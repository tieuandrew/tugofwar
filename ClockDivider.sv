==> flow/design.v <==
`default_nettype none
module ClockDivider #(
    parameter int unsigned DIV = 16  
) (
    input logic clk_in,
    input logic reset,
    output logic clk_enable
    );
    logic [DIV-1:0] counter;  
    always_ff @(posedge clk_in) begin
        if (reset) begin
            counter <= '0;
            clk_enable <= 1'b0;
        end else begin
            counter <= counter + 1'b1;
            clk_enable <= (counter == 0);  
        end
    end
endmodule  
* From RTL to reports: ClockDivider *
Tool output for the design above, in the order of the flow.
Lines are those of the file above, counted from 1.
Operators: Yosys type, input widths -> output width; for muxes data width and select width s.
Cell names lack the library's common part.
The mark n/a stands for no value.

design
  top module = ClockDivider
  clock = clk_in
  cell library = sky130hd
  library corner = tt_025C_1v80

* Word-level counts *
Yosys after proc, flatten, opt, wreduce and memory -nomap, before mapping. Enables and synchronous resets that opt folds into registers are not counted as muxes. Memory bits, and registers merged into a memory's read port (data or address), are not among the register bits. Print and check cells are not counted. Equal cells are merged and count once.

operators by class
  add/subtract/negate cells = 1
  reductions and logical operators = 1

operators by type and width
  kind                   count
  $add 16x1->16 const B  1
  $logic_not 16->1       1

storage and ports
  register bits after elaboration = 17
  output and inout port bits = 1
  input bits = 2

* Depth *
Yosys ltp: most cells in a row. Word level: on the elaborated netlist, between registers, memories and ports. Mapped: between sequential cells and ports; inverters and the memories' decode and read muxes count.

logic depth
  depth in word-level cells = 1
  ABC_AREA = 0
  gate-level depth with buffers = 5
  gate-level depth less buffers = 5

* Synthesis result *
Yosys stat after the flow's synthesis: flattened, memories mapped to cells. It holds for the ABC_AREA given above (unset counts as 0); a run with the other value may have another netlist.
The area totals of this step are shown rounded.

cell types
  type      count
  dfxtp_1   17
  xnor2_1   11
  nor2_1    15
  nand4_2   3
  nor4_2    3
  ha_1      2
  nand3_1   5
  inv_1     6
  nor3_1    4
  nor4_1    3
  nand2_1   3
  a21oi_1   2
  nor3_2    1
  and4_1    1
  nor4b_1   1
  xor2_1    1
  a21o_1    1
  clkbuf_1  2

Not listed: further types 5, cells in them 5.

synthesis totals
  mapped flip-flops = 17
  mapped area = 779 um^2
  mapped cells = 86

* Path before layout *
Source: OpenSTA report_checks on the synthesized netlist (no wires, ideal clock, input and output delay 20% of the period each), path of least setup slack; recovery checks are left aside. Register names are those of the netlist, which keeps one name where synthesis merged equal registers.

timing path post-synthesis
  kind = register to register
  from = register counter[0]
  to = register counter[14]
  delay of the path = 1366 ps
  buffers on the path = 0
  stages on the path = 6
  path slack = 385 ps
  arrival = 1238 ps
  clock period = 1750 ps
  synthesis period reached = 1365 ps

"delay of the path" = arrival - input delay + setup time.
"stages on the path": output pins that drive a net of the path, with the launching flip-flop's if there is one; two outputs of one cell count as two.
"synthesis period reached" is the clock period less the worst setup slack; recovery checks do not enter. This is arithmetic on one report: input and output delays are still those of the set period (20% each).
Between the ends stands the longest chain of elaborated cells between them, by number of cells; it is not shown to be the way that was timed. Of several equally long chains one is given.
A line is the first line of the expression or statement that the cell stems from. Yosys adds cells for indexed reads and writes and turns some case tables into memories.

between the ends, post-synthesis
  cell sequence = dfxtp_1 > ha_1 > nand4_2 > nor4_2 > xnor2_1 > nor2_1
  length of the longest elaborated chain = 1

ends and longest elaborated chain, post-synthesis
  item                RTL line  RTL
  start: declaration  9         logic [DIV-1:0] counter;
  start: assignment   12        counter <= '0;
  start: assignment   15        counter <= counter + 1'b1;
  $add 16x1->16       15
  end: assignment     12
  end: assignment     15
  end: declaration    9

* Path in the finished layout *
Path of least setup slack in the final report of flow run A (OpenROAD, finished layout, wires in). Where an end is a register, its clock arrival counts in the times.
The path's times are printed in steps of 10 ps; the period is the one set.

timing path after layout
  kind = register to register
  from = register counter[1]
  to = register counter[8]
  arrival = 1420 ps
  clock period = 1020 ps
  path slack = -210 ps
  stages on the path = 5
  buffers on the path = 0

Between the ends stands the longest chain of elaborated cells between them, by number of cells; it is not shown to be the way that was timed. Of several equally long chains one is given.

between the ends, after layout
  cell sequence = dfxtp_4 > ha_4 > nand4_4 > or3_1 > a21oi_2
  length of the longest elaborated chain = 1

ends and longest elaborated chain, after layout
  item                RTL line  RTL
  start: declaration  9         logic [DIV-1:0] counter;
  start: assignment   12        counter <= '0;
  start: assignment   15        counter <= counter + 1'b1;
  $add 16x1->16       15
  end: assignment     12
  end: assignment     15
  end: declaration    9

Memo
Re: implementation data of ClockDivider

ClockDivider through Yosys and OpenROAD on sky130hd: 2 stored runs, unordered, with their settings and measured results. The constraints put input and output delay at 20% of the set period each and load the outputs with 0.01 pF.
"period reached" is the run's clock period less its worst setup slack. It is reckoned from that one timing run; input and output delays stay at 20% of the period that was set.
By "power consumption" is meant OpenSTA's value without simulated activity: inputs other than the clock are taken to toggle once in ten clock periods, and the tool carries that through the logic.
The results are shown rounded.
Among the settings, - means not set for that run.

name                                flow run A  flow run B
period_ns                           1.02        1.56
CORE_UTILIZATION                    19          61
SETUP_SLACK_MARGIN                  -0.05       -
PLACE_DENSITY_LB_ADDON              0.15        -
CORE_ASPECT_RATIO                   1.18        -
CORE_MARGIN                         9           2
CTS_CLUSTER_SIZE                    64          -
CTS_CLUSTER_DIAMETER                88          -
MIN_ROUTING_LAYER                   met2        -
MAX_ROUTING_LAYER                   met4        -
CAP_MARGIN                          20          20
SLEW_MARGIN                         20          20
setup TNS (ps)                      -1640       0
period reached (ps)                 1225        1450
synthesized cell area (um^2)        779         779
power consumption (µW)              1290        727
post-route utilization              0.325       0.758
die area (um^2)                     6740        1580
setup slack of the worst path (ps)  -205        110
